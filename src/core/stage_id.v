==> flow/design.v <==
module Unidade_Controle_Principal (
    input  [6:0] opcode,     
    output reg    RegWrite,  
    output reg    ALUSrc,    
    output reg    MemToReg,  
    output reg    MemRead,   
    output reg    MemWrite,  
    output reg    Branch,    
    output reg [1:0] ALUOp
);
    always @(*) begin
        RegWrite = 1'b0; ALUSrc = 1'b0; MemToReg = 1'b0; MemRead  = 1'b0;
        MemWrite = 1'b0; Branch = 1'b0; ALUOp    = 2'bxx;  
        case (opcode)
            7'b0110011: begin
                RegWrite = 1'b1; ALUSrc = 1'b0; MemToReg = 1'b0; MemRead = 1'b0;
                MemWrite = 1'b0; Branch = 1'b0; ALUOp    = 2'b10;  
            end
            7'b0000011: begin
                RegWrite = 1'b1; ALUSrc = 1'b1; MemToReg = 1'b1; MemRead = 1'b1;
                MemWrite = 1'b0; Branch = 1'b0; ALUOp    = 2'b00;  
            end
            7'b0010011: begin
                RegWrite = 1'b1; ALUSrc = 1'b1; MemToReg = 1'b0; MemRead = 1'b0;
                MemWrite = 1'b0; Branch = 1'b0; ALUOp    = 2'b11;  
            end
            7'b0100011: begin
                RegWrite = 1'b0; ALUSrc = 1'b1; MemToReg = 1'bx;  
                MemRead  = 1'b0; MemWrite = 1'b1; Branch = 1'b0; ALUOp    = 2'b00;  
            end
            7'b1100011: begin
                RegWrite = 1'b0; ALUSrc = 1'b0; MemToReg = 1'bx;  
                MemRead  = 1'b0; MemWrite = 1'b0; Branch = 1'b1; ALUOp    = 2'b01;  
            end
        endcase
    end
endmodule
module stage_id (
    input         clock,
    input         reset,
    input  [31:0] if_id_instruction,
    input         mem_wb_regwrite,
    input  [4:0]  mem_wb_rd,
    input  [31:0] wb_write_data,
    output [4:0]  id_rs1,
    output [4:0]  id_rs2,
    output [31:0] id_read_data_1,
    output [31:0] id_read_data_2,
    output [31:0] id_immediate,
    output        id_regwrite,
    output        id_alusrc,
    output        id_memtoreg,
    output        id_memread,
    output        id_memwrite,
    output        id_branch,
    output [1:0]  id_aluop,
    output [4:0]  id_rd,
    output [2:0]  id_funct3,
    output [6:0]  id_funct7
);
    wire [6:0] opcode = if_id_instruction[6:0];
    assign id_rs1    = if_id_instruction[19:15];
    assign id_rs2    = if_id_instruction[24:20];
    assign id_rd     = if_id_instruction[11:7];
    assign id_funct7 = if_id_instruction[31:25];
    assign id_funct3 = if_id_instruction[14:12];
    Unidade_Controle_Principal u_main_control (
        .opcode(opcode),
        .RegWrite(id_regwrite), .ALUSrc(id_alusrc), .MemToReg(id_memtoreg),
        .MemRead(id_memread), .MemWrite(id_memwrite), .Branch(id_branch),
        .ALUOp(id_aluop)
    );
    REG_FILE u_regfile (
        .clock(clock), .reset(reset),
        .regwrite(mem_wb_regwrite),
        .read_reg_num1(id_rs1),
        .read_reg_num2(id_rs2),
        .write_reg(mem_wb_rd),
        .write_data(wb_write_data),
        .read_data1(id_read_data_1),
        .read_data2(id_read_data_2)
    );
    assign id_immediate = (opcode == 7'b0100011) ? {{20{if_id_instruction[31]}}, if_id_instruction[31:25], if_id_instruction[11:7]} :
                          (opcode == 7'b1100011) ? {{20{if_id_instruction[31]}}, if_id_instruction[7], if_id_instruction[30:25], if_id_instruction[11:8], 1'b0} :
                                                   {{20{if_id_instruction[31]}}, if_id_instruction[31:20]};
endmodule
module REG_FILE(
    input  [4:0]  read_reg_num1,
    input  [4:0]  read_reg_num2,
    input  [4:0]  write_reg,
    input  [31:0] write_data,
    output [31:0] read_data1,
    output [31:0] read_data2,
    input         regwrite,
    input         clock,
    input         reset
);
    reg [31:0] reg_memory [0:31];
    integer i;
    assign read_data1 = (read_reg_num1 == 5'b0) ? 32'b0 : reg_memory[read_reg_num1];
    assign read_data2 = (read_reg_num2 == 5'b0) ? 32'b0 : reg_memory[read_reg_num2];
    always @(posedge clock or posedge reset)
    begin
        if (reset) begin
            for (i=0; i<32; i=i+1) begin
                reg_memory[i] <= i;
            end
        end
        else begin
            if (regwrite && (write_reg != 5'b0)) begin
                reg_memory[write_reg] <= write_data;
            end
        end
    end
endmodule
# == From RTL to reports: stage_id ==
# The steps from the RTL of stage_id to its reports follow in flow order.
# Lines are those of the file above, counted from 1.
# The mark - stands for no value.
# setup
design,stage_id
clock_port,clock
library,sky130hd
corner,tt_025C_1v80

# == Word level ==
# Yosys after proc, flatten, opt, wreduce and memory -nomap, before mapping. Enables and synchronous resets that opt folds into registers are not counted as muxes. Print and check cells are not counted. Equal cells are merged and count once.
# op_classes
equal,98
mux,13
reduce_and_logical,39
# op_table
cell,n
32-bit parallel mux with 31-bit select,2
5-bit equality test (second input constant),48
5-bit by 4-bit equality test with 1-bit output (second input constant),24
32-bit two-way mux,2
2-bit AND reduction,31
5-bit by 3-bit equality test with 1-bit output (second input constant),12
5-bit by 2-bit equality test with 1-bit output (second input constant),6
12-bit two-way mux,2
5-bit by 1-bit equality test with 1-bit output (second input constant),3
7-bit by 6-bit equality test with 1-bit output (second input constant),2
5-bit zero test,2
2-bit parallel mux with 4-bit select,1
7-bit by 2-bit equality test with 1-bit output (second input constant),1
7-bit by 5-bit equality test with 1-bit output (second input constant),1
7-bit equality test (second input constant),1
3-bit OR reduction,2
5-bit nonzero test,1
1-bit two-way mux,5
2-bit OR reduction,2
1-bit parallel mux with 2-bit select,1
1-bit logical AND,1
# word_totals
regBits,992
output_inout_bits,129
inputBits,72

# == Depth ==
# Longest topological path by Yosys (ltp), each cell counted once; first at word level (registers and memories cut), then after technology mapping (sequential cells cut; the memories' decode and read muxes count).
# depth
ltp_word,3
ABC_AREA,0
ltp_mapped,10
depth_no_buf,5

# == After synthesis ==
# Source: synth_stat.txt of the flow (Yosys; design flattened, memories mapped). It holds for the ABC_AREA given above (unset counts as 0); a run with the other value may have another netlist.
# The area totals of this step are shown rounded.
# by_type
type,n,type_area_um2
sky130_fd_sc_hd__dfrtp_1,912,2.28E+04
sky130_fd_sc_hd__mux2_2,1014,1.14E+04
sky130_fd_sc_hd__nand3_1,587,2.94E+03
sky130_fd_sc_hd__a22oi_1,339,2.54E+03
sky130_fd_sc_hd__dfstp_2,80,2.1E+03
sky130_fd_sc_hd__and3_1,230,1438.88
sky130_fd_sc_hd__nand4_1,178,1.11E+03
sky130_fd_sc_hd__clkbuf_1,272,1.02E+03
sky130_fd_sc_hd__buf_2,137,685.658
sky130_fd_sc_hd__a2111oi_0,57,499.229
sky130_fd_sc_hd__buf_4,63,472.954
sky130_fd_sc_hd__a21oi_1,92,460.442
sky130_fd_sc_hd__a22o_1,49,429.162
sky130_fd_sc_hd__and4_1,49,429.162
sky130_fd_sc_hd__a222oi_1,40,400.384
sky130_fd_sc_hd__a31oi_1,57,356.592
sky130_fd_sc_hd__buf_1,76,285.274
sky130_fd_sc_hd__nor4_1,45,281.52
# Other cell types: 61; their cells: 423.
# synth_totals
sequential_area_mm2,0.025
n_buf,560
yosys_area_mm2,0.053
stdcells,4700
ff_cells,992
# By module: a second synthesis without flattening, with its own total; a netlist apart from the flattened one above.
# hier_totals
cells_unflattened,4725
area_unflattened_mm2,0.052
# Rows give one instance, submodules left out.
# by_module
module,n_inst,area_mm2,cells
REG_FILE,1,0.052,4649
stage_id,1,0.0005,62
Unidade_Controle_Principal,1,0.000094,14

# == Worst setup path after synthesis ==
# Source: OpenSTA report_checks on the synthesized netlist (no wires, ideal clock, input and output delay 20% of the period each), path of least setup slack; recovery checks are left aside. Register names are those of the netlist, which keeps one name where synthesis merged equal registers.
# synth_timing
path_type,input -> output
start,input port if_id_instruction[23]
end,output port id_read_data_2[27]
driving_pins,8
setup_slack_ns,0.285
output_delay_ns,0.620
arrival_ns,2.195
path_delay_ns,1.575
period_ns,3.1
required_ns,2.480
synth_period_reached_ns,2.815
# "path_delay_ns" is the arrival time less input delay plus setup time.
# A path that ends at an output port has no setup time.
# "driving_pins": output pins that drive a net of the path, with the launching flip-flop's if there is one; two outputs of one cell count as two.
# "synth_period_reached_ns" = period - worst setup slack (recovery checks aside). The figure is calculated, with input and output delays left at 20% of the set period.
# Between the ends stands the longest chain of elaborated cells between them, by number of cells; it is not shown to be the way that was timed. Of several equally long chains one is given.
# A line is the first line of the expression or statement that the cell stems from. Yosys adds cells for indexed reads and writes and turns some case tables into memories.
# synth_between
cell_sequence,sky130_fd_sc_hd__buf_4 -> sky130_fd_sc_hd__buf_2 -> sky130_fd_sc_hd__nand3b_2 -> sky130_fd_sc_hd__nor2_2 -> sky130_fd_sc_hd__buf_2 -> sky130_fd_sc_hd__a22oi_1 -> sky130_fd_sc_hd__and4_1 -> sky130_fd_sc_hd__a31oi_1
elab_chain_len,3
cells_between,34
lines_between,1
cone_classes,eq/ne: 31; mux: 2; reduce/logical: 1
# synth_lines
item,line,text
from (decl),41,"input  [31:0] if_id_instruction,"
5-bit equality test,101,assign read_data2 = (read_reg_num2 == 5'b0) ? 32'b0 : reg_memory[read_reg_num2];
32-bit parallel mux with 31-bit select,101,
32-bit two-way mux,101,
to (decl),48,"output [31:0] id_read_data_2,"

# == Timing after layout ==
# Path of least setup slack in the final report of run 2 (OpenROAD, finished layout, wires in). Where an end is a register, its clock arrival counts in the times.
# layout_timing
path_type,input -> output
start,input port if_id_instruction[17]
end,output port id_read_data_1[19]
required_ns,2.84
arrival_ns,2.89
output_delay_ns,0.71
period_ns,3.55
setup_slack_ns,-0.05
driving_pins,10
# Between the ends stands the longest chain of elaborated cells between them, by number of cells; it is not shown to be the way that was timed. Of several equally long chains one is given.
# layout_between
cell_sequence,sky130_fd_sc_hd__buf_12 -> sky130_fd_sc_hd__or3b_4 -> sky130_fd_sc_hd__buf_4 -> sky130_fd_sc_hd__nor3_4 -> sky130_fd_sc_hd__buf_8 -> sky130_fd_sc_hd__a221o_1 -> sky130_fd_sc_hd__nor4_4 -> sky130_fd_sc_hd__a31oi_4 -> sky130_fd_sc_hd__buf_4 -> sky130_fd_sc_hd__dlygate4sd2_1
elab_chain_len,3
cells_between,34
lines_between,1
cone_classes,eq/ne: 31; mux: 2; reduce/logical: 1
# layout_lines
item,line,text
from (decl),41,"input  [31:0] if_id_instruction,"
5-bit equality test,100,assign read_data1 = (read_reg_num1 == 5'b0) ? 32'b0 : reg_memory[read_reg_num1];
32-bit parallel mux with 31-bit select,100,
32-bit two-way mux,100,
to (decl),47,"output [31:0] id_read_data_1,"

Data sheet: physical implementation of stage_id

Flow measurements of stage_id on sky130hd: 2 stored runs with different settings, listed in no order. Input and output delays are each 20% of the period that was set; the output load is 0.01 pF.
"worst_path_allowed_less_slack_ns" = time allowed to the worst setup path (clock period - input delay - output delay, where it has them) - its slack; a late launch clock adds to it, a late capture clock takes from it.
"power.total_w": no workload was simulated; the value follows from the tool's default switching activity.
Measured values are rounded.

Run 1, flow files:
==> flow/run.sh <==
#!/bin/bash
# the make line also repeats the synthesis and layout settings of config.mk as NAME=value (left out here)
make -C /OpenROAD-flow-scripts/flow DESIGN_CONFIG=/design/flow/config.mk WORK_HOME=/design/flow/orfs CLKGATE_MAP_FILE= finish
==> flow/config.mk <==
export PLATFORM = sky130hd
export DESIGN_NAME = stage_id
export DESIGN_NICKNAME = stage_id
export VERILOG_FILES = /design/flow/design.v
export SDC_FILE = /design/flow/constraint.sdc
export NUM_CORES = 4
export LEC_CHECK = 0
export ABC_AREA = 1
export CAP_MARGIN = 0
export CELL_PAD_IN_SITES_DETAIL_PLACEMENT = 1
export CORE_MARGIN = 5
export CORE_UTILIZATION = 58
export SETUP_SLACK_MARGIN = 0.34
export SLEW_MARGIN = 5
==> flow/constraint.sdc <==
create_clock -name core_clock -period 1.74 [get_ports {clock}]
set_input_delay 0.3480 -clock core_clock [delete_from_list [all_inputs] [get_ports {clock}]]
set_output_delay 0.3480 -clock core_clock [all_outputs]
set_load 0.01 [all_outputs]

Run 1: no results, placement failed with DPL-0033

Run 2, flow files:
==> flow/run.sh <==
#!/bin/bash
# the make line also repeats the synthesis and layout settings of config.mk as NAME=value (left out here)
make -C /OpenROAD-flow-scripts/flow DESIGN_CONFIG=/design/flow/config.mk WORK_HOME=/design/flow/orfs CLKGATE_MAP_FILE= finish
==> flow/config.mk <==
export PLATFORM = sky130hd
export DESIGN_NAME = stage_id
export DESIGN_NICKNAME = stage_id
export VERILOG_FILES = /design/flow/design.v
export SDC_FILE = /design/flow/constraint.sdc
export NUM_CORES = 4
export LEC_CHECK = 0
export CAP_MARGIN = 20
export CORE_MARGIN = 2
export CORE_UTILIZATION = 40
export SLEW_MARGIN = 20
==> flow/constraint.sdc <==
create_clock -name core_clock -period 3.55 [get_ports {clock}]
set_input_delay 0.7100 -clock core_clock [delete_from_list [all_inputs] [get_ports {clock}]]
set_output_delay 0.7100 -clock core_clock [all_outputs]
set_load 0.01 [all_outputs]

==> results of run 2, as CSV <==
result,value
fin_ws_ns,-0.048
worst_path_allowed_less_slack_ns,2.18
worst_setup_path_type,"input -> output"
power.total_w,0.035
synthArea_mm2,0.053
finish.utilization_frac,0.53
total_die_area_mm2,0.13
stdcell_area_mm2,0.07
